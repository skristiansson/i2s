==> flow/design.v <==
module i2s_wb_if #(
	parameter WB_AW = 32,
	parameter WB_DW = 32
)(
	input			rst,
	input			wb_clk,
	input [WB_AW-1:0]	wb_adr_i,
	input [WB_DW-1:0]	wb_dat_i,
	input [WB_DW/8-1:0]	wb_sel_i,
	input			wb_we_i ,
	input			wb_cyc_i,
	input			wb_stb_i,
	input [2:0]		wb_cti_i,
	input [1:0]		wb_bte_i,
	output [WB_DW-1:0]	wb_dat_o,
	output reg		wb_ack_o,
	output			wb_err_o,
	output			wb_rty_o,
	output reg [WB_DW-1:0]	prescaler
);
assign wb_err_o = 0;
assign wb_rty_o = 0;
assign wb_dat_o = wb_adr_i[5:2] == 0 ? prescaler : 0;
always @(posedge wb_clk) begin
	if (wb_ack_o & wb_we_i) begin
		case (wb_adr_i[5:2])
			0: prescaler <= wb_dat_i;
		endcase
	end
	if (rst)
		prescaler <= 0;
end
always @(posedge wb_clk)
	if (rst)
		wb_ack_o <= 0;
	else
		wb_ack_o <= wb_cyc_i & wb_stb_i & !wb_ack_o;
endmodule
### Step by step through the tools: i2s_wb_if

What the tools print for i2s_wb_if, step after step.
Line numbers count from 1 in the design file above.
Operators carry their Yosys type and port widths (W data, S select, Z words).
Cell names lack the library's common part.
The mark - stands for no value.

* design top: i2s_wb_if
* clock port: wb_clk
* standard-cell library: sky130hd
* corner: tt_025C_1v80

### Word level

Yosys after proc, flatten, opt, wreduce and memory -nomap, before mapping. Enables and synchronous resets that opt folds into registers are not counted as muxes. Memory bits, and registers merged into a memory's read port (data or address), are not among the register bits. Print and check cells are not counted. Equal cells are merged and count once.

* flip-flop bits (word level): 33
* input bits: 78
* output and inout port bits: 67
* cells after elaboration: 9

* multiplexer cells: 1
* bitwise gates (word level): 3
* reduce/logical cells: 3

Operator list (number)
* $mux W32: 1
* $logic_not A4 Y1: 1
* $and A1 B1 Y1: 3
* $reduce_and A2 Y1: 1
* $logic_not A1 Y1: 1

### Logic depth

Yosys ltp: most cells in a row. Word level: on the elaborated netlist, between registers, memories and ports. Mapped: between sequential cells and ports; inverters and the memories' decode and read muxes count.

* depth after elaboration: 2
* ABC_AREA: 0
* mapped depth: 5
* mapped depth without buffers: 3

### Mapped cells and area

Yosys stat after the flow's synthesis: flattened, memories mapped to cells. It holds for the ABC_AREA given above (unset counts as 0); a run with the other value may have another netlist.
Totals and module areas in this step are rounded.

* standard cells after synthesis: 182
* chip area (Yosys): 1700 sq um
* sequential part of the area: 660 sq um
* flip-flop cells: 33
* buffer cells: 16

Cells by type
* dfxtp_1: number 33, area in all 660.634 sq um
* nand2b_1: number 64, area in all 400.384 sq um
* mux2i_1: number 32, area in all 320.307 sq um
* and2_1: number 30, area in all 187.68 sq um
* buf_12: number 3, area in all 60.058 sq um
* clkbuf_1: number 10, area in all 37.536 sq um
* nor4_4: number 1, area in all 21.27 sq um
* and2_2: number 2, area in all 15.014 sq um
* buf_4: number 2, area in all 15.014 sq um
* buf_6: number 1, area in all 11.261 sq um
* and3_1: number 1, area in all 6.256 sq um
* nor3_1: number 1, area in all 5.005 sq um
* conb_1: number 1, area in all 3.754 sq um
* nand2_1: number 1, area in all 3.754 sq um

### Timing after synthesis

Path of least setup slack by OpenSTA after synthesis, without wires, with an ideal clock, recovery checks aside; 20% of the period is set as input and as output delay. Where synthesis merged equal registers, the netlist keeps one of their names.

* kind: input to output
* from: input wb_adr_i[3]
* to: output wb_dat_o[10]
* clock period: 1570 ps
* external input delay: 314 ps
* output delay: 314 ps
* time at the first pin: 314 ps
* arrival: 1051 ps
* required time: 1256 ps
* setup slack: 205 ps
* path delay: 737 ps
* driving pins on the path: 3
* path buffers: 1
* synthesis period reached: 1365 ps

"path delay" = arrival - input delay + setup time.
At an output port there is no setup time.
"driving pins on the path": output pins that drive a net of the path, with the launching flip-flop's if there is one; two outputs of one cell count as two.
"synthesis period reached" = period - worst setup slack (recovery checks aside). The figure is calculated, with input and output delays left at 20% of the set period.
Between the ends stands the longest chain of elaborated cells between them, by number of cells; it is not shown to be the way that was timed. Of several equally long chains one is given.
Each line given opens the expression or statement behind the cell; cells for indexed reads and writes are added by Yosys, which also makes memories of some case tables.

* path through: nor4_4 > clkbuf_1 > and2_1
* cells in the longest elaborated chain: 2
* elaborated cells between the ends (all ways): 2
* those cells by class: mux: 1; reduce/logical: 1

RTL lines, path after synthesis
* from (decl): line 7 `input [WB_AW-1:0] wb_adr_i,`
* $logic_not A4 Y1: line 23 `assign wb_dat_o = wb_adr_i[5:2] == 0 ? prescaler : 0;`
* $mux W32: line 23
* to (decl): line 15 `output [WB_DW-1:0] wb_dat_o,`

==> runs of i2s_wb_if <==
2 stored runs of i2s_wb_if in the flow (synthesis by Yosys, layout by OpenROAD, sky130hd cells), in arbitrary order. Constraints: input delay and output delay 20% of the set period each, output load 0.01 pF.

### Entry A

==> flow/run.sh <==
#!/bin/bash
# the make line also repeats the synthesis and layout settings of config.mk as NAME=value (left out here)
make -C /OpenROAD-flow-scripts/flow DESIGN_CONFIG=/design/flow/config.mk WORK_HOME=/design/flow/orfs CLKGATE_MAP_FILE= finish
==> flow/config.mk <==
export PLATFORM = sky130hd
export DESIGN_NAME = i2s_wb_if
export DESIGN_NICKNAME = i2s_wb_if
export VERILOG_FILES = /design/flow/design.v
export SDC_FILE = /design/flow/constraint.sdc
export NUM_CORES = 4
export LEC_CHECK = 0
export CAP_MARGIN = 20
export CELL_PAD_IN_SITES_GLOBAL_PLACEMENT = 3
export CORE_MARGIN = 2
export CORE_UTILIZATION = 54
export GPL_TIMING_DRIVEN = 1
export MIN_ROUTING_LAYER = met1
export PLACE_DENSITY = 0.64
export SETUP_SLACK_MARGIN = 0.21
export SLEW_MARGIN = 0
export TNS_END_PERCENT = 35
==> flow/constraint.sdc <==
create_clock -name core_clock -period 1.33 [get_ports {wb_clk}]
set_input_delay 0.2660 -clock core_clock [delete_from_list [all_inputs] [get_ports {wb_clk}]]
set_output_delay 0.2660 -clock core_clock [all_outputs]
set_load 0.01 [all_outputs]

Outcome of entry A: incomplete, placement halted on GPL-0301

### Entry B

==> flow/run.sh <==
#!/bin/bash
# the make line also repeats the synthesis and layout settings of config.mk as NAME=value (left out here)
make -C /OpenROAD-flow-scripts/flow DESIGN_CONFIG=/design/flow/config.mk WORK_HOME=/design/flow/orfs CLKGATE_MAP_FILE= finish
==> flow/config.mk <==
export PLATFORM = sky130hd
export DESIGN_NAME = i2s_wb_if
export DESIGN_NICKNAME = i2s_wb_if
export VERILOG_FILES = /design/flow/design.v
export SDC_FILE = /design/flow/constraint.sdc
export NUM_CORES = 4
export LEC_CHECK = 0
export CAP_MARGIN = 20
export CELL_PAD_IN_SITES_DETAIL_PLACEMENT = 1
export CORE_MARGIN = 2
export CORE_UTILIZATION = 41
export CTS_CLUSTER_DIAMETER = 77
export GPL_ROUTABILITY_DRIVEN = 1
export GPL_TIMING_DRIVEN = 1
export HOLD_SLACK_MARGIN = -0.01
export MAX_ROUTING_LAYER = met5
export SLEW_MARGIN = 20
export TNS_END_PERCENT = 95
==> flow/constraint.sdc <==
create_clock -name core_clock -period 0.851 [get_ports {wb_clk}]
set_input_delay 0.1702 -clock core_clock [delete_from_list [all_inputs] [get_ports {wb_clk}]]
set_output_delay 0.1702 -clock core_clock [all_outputs]
set_load 0.01 [all_outputs]

Outcome of entry B: incomplete, clock tree synthesis halted on DPL-0033
