==> flow/design.v <==
module i2s_rx #(
	parameter AUDIO_DW		= 32
)(
	input				sclk,
	input				rst,
	input				lrclk,
	input				sdata,
	output reg [AUDIO_DW-1:0]	left_chan,
	output reg [AUDIO_DW-1:0]	right_chan
);
reg [AUDIO_DW-1:0]	left;
reg [AUDIO_DW-1:0]	right;
reg			lrclk_r;
wire			lrclk_nedge;
assign lrclk_nedge = !lrclk & lrclk_r;
always @(posedge sclk)
	lrclk_r <= lrclk;
always @(posedge sclk)
	if (lrclk_r)
		right <= {right[AUDIO_DW-2:0], sdata};
	else
		left <= {left[AUDIO_DW-2:0], sdata};
always @(posedge sclk)
	if (rst) begin
		left_chan <= 0;
		right_chan <= 0;
	end else if (lrclk_nedge) begin
		left_chan <= left;
		right_chan <= {right[AUDIO_DW-2:0], sdata};
	end
endmodule
# Tool chain data of i2s_rx
# The steps from the RTL of i2s_rx to its reports follow in flow order.
# Line numbers count from 1 in the design file above.
# Operators: Yosys type, input widths -> output width; for muxes data width and select width s.
# Library cell names are shortened.
setup:
  top: "i2s_rx"
  clock_port: "sclk"
  lib: "sky130hd"
  lib_corner: "tt_025C_1v80"

# Word level
# Yosys after proc, flatten, opt, wreduce and memory -nomap, before mapping. Enables and synchronous resets that opt folds into registers are not counted as muxes. Memory bits, and registers merged into a memory's read port (data or address), are not among the register bits. Print and check cells are not counted. Equal cells are merged and count once.
bits:
  reg_bits: 128
  inputBits: 4
  output_inout_bits: 64
op_classes:
  logic: 1
  n_reduce_logical: 1
ops:
  columns: ["op", "n"]
  rows:
  - ["$and 1x1->1", 1]
  - ["$logic_not 1->1", 1]

# Longest topological paths
# Yosys ltp: most cells in a row. Word level: on the elaborated netlist, between registers, memories and ports. Mapped: between sequential cells and ports; inverters and the memories' decode and read muxes count.
logic_depth:
  ltp_word: 2
  ABC_AREA: 0
  depth_mapped: 4

# Synthesis result
# The flow's flattened synthesis, as Yosys stat reports it; memories are mapped. The netlist is that of the ABC_AREA named above (0 if unset); the other value can give another one.
types:
  columns: ["type", "n"]
  rows:
  - ["edfxtp_1", 63]
  - ["dfxtp_1", 65]
  - ["nand4bb_1", 64]
  - ["o21ai_2", 60]
  - ["nand2b_1", 64]
  - ["buf_12", 7]
  - ["buf_2", 14]
  - ["buf_4", 6]
  - ["buf_6", 4]
  - ["o21ai_1", 4]
  - ["nor2b_4", 1]
  - ["clkbuf_1", 2]
  - ["clkbuf_4", 1]
  - ["clkbuf_2", 1]
  - ["inv_1", 1]
synth_totals:
  cell_count: 357
  synth_area_um2: 5197.5
  sequential_area_um2: 3193.1
  ff_cells: 128

# Path before layout
# Path of least setup slack by OpenSTA after synthesis, without wires, with an ideal clock, recovery checks aside; 20% of the period is set as input and as output delay. Where synthesis merged equal registers, the netlist keeps one of their names.
synth_timing:
  kind: "reg2reg"
  start: "reg lrclk_r"
  end: "reg left[0]"
  clock_period_ns: 3.45
  setup_time_ns: 0.402
  arrival_time_ns: 1.776
  required_time_ns: 3.048
  setup_slack_ns: 1.272
  path_delay_ns: 2.178
  path_stages: 3
  path_buffers: 1
  period_less_setup_slack_ns: 2.178
# "path_delay_ns" = arrival - input delay + setup time.
# "path_stages": output pins that drive a net of the path, with the launching flip-flop's if there is one; two outputs of one cell count as two.
# "period_less_setup_slack_ns" = period - worst setup slack (recovery checks aside). The figure is calculated, with input and output delays left at 20% of the set period.
synth_between:
  cell_sequence: "dfxtp_1 -> clkbuf_1 -> inv_1"
  elab_chain_cells: 0
synth_rtl:
  columns: ["element", "line_no", "text"]
  rows:
  - ["from (decl)", 13, "reg lrclk_r;"]
  - ["from (assign)", 17, "lrclk_r <= lrclk;"]
  - ["to (assign)", 22, "left <= {left[AUDIO_DW-2:0], sdata};"]
  - ["to (decl)", 11, "reg [AUDIO_DW-1:0] left;"]

# Timing after layout
# Path of least setup slack in the final report of run 1 (OpenROAD, finished layout, wires in). Where an end is a register, its clock arrival counts in the times.
layout_timing:
  kind: "reg2out"
  start: "reg right_chan[13]"
  end: "out right_chan[13]"
  clock_period_ns: 1.99
  output_delay_ns: 0.40
  arrival_time_ns: 1.08
  required_time_ns: 1.59
  setup_slack_ns: 0.52
  path_stages: 2
  path_buffers: 1
layout_between:
  cell_sequence: "dfxtp_1 -> dlygate4sd2_1"
  elab_chain_cells: 0
layout_rtl:
  columns: ["element", "line_no", "text"]
  rows:
  - ["from (decl)", 9, "output reg [AUDIO_DW-1:0] right_chan"]
  - ["from (assign)", 26, "right_chan <= 0;"]
  - ["from (assign)", 29, "right_chan <= {right[AUDIO_DW-2:0], sdata};"]
  - ["to (decl)", 9, null]

Subject: flow runs of i2s_rx

Hi,

Flow measurements of i2s_rx on sky130hd: 2 stored runs with different settings, listed in no order. Input and output delays are each 20% of the period that was set; the output load is 0.01 pF.
By "clock_period_reached_ns" is meant the clock period of the run minus its worst setup slack. This is arithmetic on one report: input and output delays are still those of the set period (20% each).
"timing.worst_path_ns" means the part of the period allowed to the worst setup path (the constraints hold back 20% at inputs and 20% at outputs) less its slack; where the path has registers, the arrival times of their clocks count too.
"power.total_mw": no workload was simulated; the value follows from the tool's default switching activity.

--- run 1 ---
==> flow/run.sh <==
#!/bin/bash
# the make line also repeats the synthesis and layout settings of config.mk as NAME=value (left out here)
make -C /OpenROAD-flow-scripts/flow DESIGN_CONFIG=/design/flow/config.mk WORK_HOME=/design/flow/orfs CLKGATE_MAP_FILE= finish
==> flow/config.mk <==
export PLATFORM = sky130hd
export DESIGN_NAME = i2s_rx
export DESIGN_NICKNAME = i2s_rx
export VERILOG_FILES = /design/flow/design.v
export SDC_FILE = /design/flow/constraint.sdc
export NUM_CORES = 4
export LEC_CHECK = 0
export CAP_MARGIN = 20
export CELL_PAD_IN_SITES_GLOBAL_PLACEMENT = 2
export CORE_MARGIN = 2
export CORE_UTILIZATION = 34
export GPL_ROUTABILITY_DRIVEN = 0
export PLACE_DENSITY_LB_ADDON = 0.01
export SETUP_SLACK_MARGIN = 0.38
export SLEW_MARGIN = 35
==> flow/constraint.sdc <==
create_clock -name core_clock -period 1.99 [get_ports {sclk}]
set_input_delay 0.3980 -clock core_clock [delete_from_list [all_inputs] [get_ports {sclk}]]
set_output_delay 0.3980 -clock core_clock [all_outputs]
set_load 0.01 [all_outputs]

==> results, as YAML <==
results:
  ws_setup_ns: 0.516
  design_die_area_um2: 16292.0
  timing.worst_path_ns: 1.08
  critical_path_kind: "reg2out"
  clock_period_reached_ns: 1.474
  ws_hold_ns: 0.446
  final_stdcell_area_um2: 6273.5
  synth_chip_area_um2: 5197.5
  power.total_mw: 5.999
  util_frac: 0.416
  setupTns_ns: 0.000

--- run 2 ---
==> flow/run.sh <==
#!/bin/bash
# the make line also repeats the synthesis and layout settings of config.mk as NAME=value (left out here)
make -C /OpenROAD-flow-scripts/flow DESIGN_CONFIG=/design/flow/config.mk WORK_HOME=/design/flow/orfs CLKGATE_MAP_FILE= finish
==> flow/config.mk <==
export PLATFORM = sky130hd
export DESIGN_NAME = i2s_rx
export DESIGN_NICKNAME = i2s_rx
export VERILOG_FILES = /design/flow/design.v
export SDC_FILE = /design/flow/constraint.sdc
export NUM_CORES = 4
export LEC_CHECK = 0
export ABC_AREA = 0
export CAP_MARGIN = 15
export CELL_PAD_IN_SITES_GLOBAL_PLACEMENT = 3
export CORE_MARGIN = 2
export CORE_UTILIZATION = 65
export CTS_CLUSTER_SIZE = 67
export PLACE_DENSITY_LB_ADDON = 0.08
export SETUP_SLACK_MARGIN = 0.39
export SLEW_MARGIN = 20
==> flow/constraint.sdc <==
create_clock -name core_clock -period 2.31 [get_ports {sclk}]
set_input_delay 0.4620 -clock core_clock [delete_from_list [all_inputs] [get_ports {sclk}]]
set_output_delay 0.4620 -clock core_clock [all_outputs]
set_load 0.01 [all_outputs]

==> results, as YAML <==
outcome: "no results, placement failed with FLW-0024"

Regards
