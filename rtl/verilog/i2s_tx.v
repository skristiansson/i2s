==> flow/design.v <==
module i2s_tx #(
	parameter AUDIO_DW	= 32
)(
	input			sclk,
	input			rst,
	input [AUDIO_DW-1:0]	prescaler,
	output reg		lrclk,
	output reg		sdata,
	input [AUDIO_DW-1:0]	left_chan,
	input [AUDIO_DW-1:0]	right_chan
);
reg [AUDIO_DW-1:0]		bit_cnt;
reg [AUDIO_DW-1:0]		left;
reg [AUDIO_DW-1:0]		right;
always @(negedge sclk)
	if (rst)
		bit_cnt <= 1;
	else if (bit_cnt >= prescaler)
		bit_cnt <= 1;
	else
		bit_cnt <= bit_cnt + 1;
always @(negedge sclk)
	if (bit_cnt == prescaler && lrclk) begin
		left <= left_chan;
		right <= right_chan;
	end
always @(negedge sclk)
	if (rst)
		lrclk <= 1;
	else if (bit_cnt == prescaler)
		lrclk <= ~lrclk;
always @(negedge sclk)
	sdata <= lrclk ? right[AUDIO_DW - bit_cnt] : left[AUDIO_DW - bit_cnt];
endmodule
# --- Tool chain data of i2s_tx ---
# What the tools print for i2s_tx, step after step.
# Line numbers count from 1 in the design file above.
# Operators carry their Yosys type and port widths (W data, S select, Z words).
# Library cell names are shortened.
setup:
  top_module: "i2s_tx"
  clk_port: "sclk"
  lib: "sky130hd"
  pvt_corner: "tt_025C_1v80"

# --- Word-level counts ---
# Yosys after proc, flatten, opt, wreduce and memory -nomap, before mapping. Enables and synchronous resets that opt folds into registers are not counted as muxes. Memory bits, and registers merged into a memory's read port (data or address), are not among the register bits. Print and check cells are not counted. Equal cells are merged and count once.
op_classes:
  n_addsub: 2
  mul: 0
  n_div: 0
  compare: 1
  eq_ne: 1
  n_shift: 2
  muxes: 1
  logic: 1
  reduce_logical: 2
op_table:
  columns: ["op", "count"]
  rows:
  - ["$shiftx A32 B32 Y1", 2]
  - ["$add A32 B1 Y32 const B", 1]
  - ["$ge A32 B32 Y1", 1]
  - ["$eq A32 B32 Y1", 1]
  - ["$sub A6 B32 Y32 const A", 1]
  - ["$reduce_or A2 Y1", 1]
  - ["$logic_and A1 B1 Y1", 1]
  - ["$not A1 Y1", 1]
  - ["$mux W1", 1]
bits:
  register_bits: 98
  latchBits: 0
  ram_bits: 0
  rom_bits: 0
  clocked_rd_ports_x_width: 0
  memories: 0
  output_inout_bits: 2

# --- Depth ---
# Depth = most cells in a row (Yosys ltp): at word level without a register or memory, in the mapped netlist without a sequential cell, where the memories' decode and read muxes count.
logic_depth:
  ltp_word: 3
  abc_area: 0
  mapped_depth: 10

# --- Synthesis result ---
# Source: synth_stat.txt of the flow (Yosys; design flattened, memories mapped). It holds for the ABC_AREA given above (unset counts as 0); a run with the other value may have another netlist.
# Totals and module areas in this step are rounded.
synth_totals:
  cells: 397
  synth_area_um2: 4870
  seqArea_um2: 2602
  ffs: 98
  buf_cells: 12
by_type:
  columns: ["cell_type", "count", "type_area_um2"]
  rows:
  - ["edfxtp_1", 64, 1.92E+03]
  - ["dfxtp_1", 34, 680.653]
  - ["ha_1", 34, 425.408]
  - ["mux4_2", 16, 360.346]
  - ["xor2_1", 17, 148.893]
  - ["nor2_1", 39, 146.39]
  - ["inv_1", 38, 142.637]
  - ["xnor2_1", 16, 140.134]
  - ["a21oi_1", 18, 90.086]
  - ["and4_1", 9, 78.826]
  - ["nand2_1", 21, 78.826]
  - ["buf_6", 5, 56.304]
  - ["nor2_2", 9, 56.304]
  - ["nand3_1", 11, 55.053]
  - ["nand4_1", 8, 50.048]
  - ["mux2i_1", 4, 40.038]
  - ["and3_1", 6, 37.536]
  - ["a21o_1", 4, 30.029]
# Not listed: further types 27, cells in them 44.

# Below are 2 stored runs of the flow (Yosys, OpenROAD; platform sky130hd) on i2s_tx, each with its settings and what was measured, unordered. Constraints: input delay and output delay 20% of the set period each, output load 0.01 pF.
# By "power_uw" is meant OpenSTA's value without simulated activity: inputs other than the clock are taken to toggle once in ten clock periods, and the tool carries that through the logic.
# Values from the reports are rounded here.
runs:
  - name: "entry A"
    settings:
      period_ns: 10.4
      CORE_UTILIZATION: 66
      SETUP_SLACK_MARGIN: 1.76
      PLACE_DENSITY_LB_ADDON: 0.3
      CORE_ASPECT_RATIO: 0.92
      CORE_MARGIN: 3
      CELL_PAD_IN_SITES_DETAIL_PLACEMENT: 1
      TNS_END_PERCENT: 70
      ABC_AREA: 0
      MIN_ROUTING_LAYER: "met2"
      MAX_ROUTING_LAYER: "met5"
      CAP_MARGIN: 20
      SLEW_MARGIN: 20
    outcome: "no results, placement failed with DPL-0033"
  - name: "entry B"
    settings:
      period_ns: 17.0
      CORE_UTILIZATION: 28
      CAP_MARGIN: 20
      CORE_MARGIN: 2
      SLEW_MARGIN: 20
    results:
      worst_hold_slack_ns: 0.541
      setup_tns_ns: 0.000
      power_uw: 600.6
      layout_utilization_pct: 39.0
      layout_stdcell_area_um2: 6706
      design_die_area_um2: 18460
      post_synth_area_um2: 4870
      setup_ws_ns: 2.847
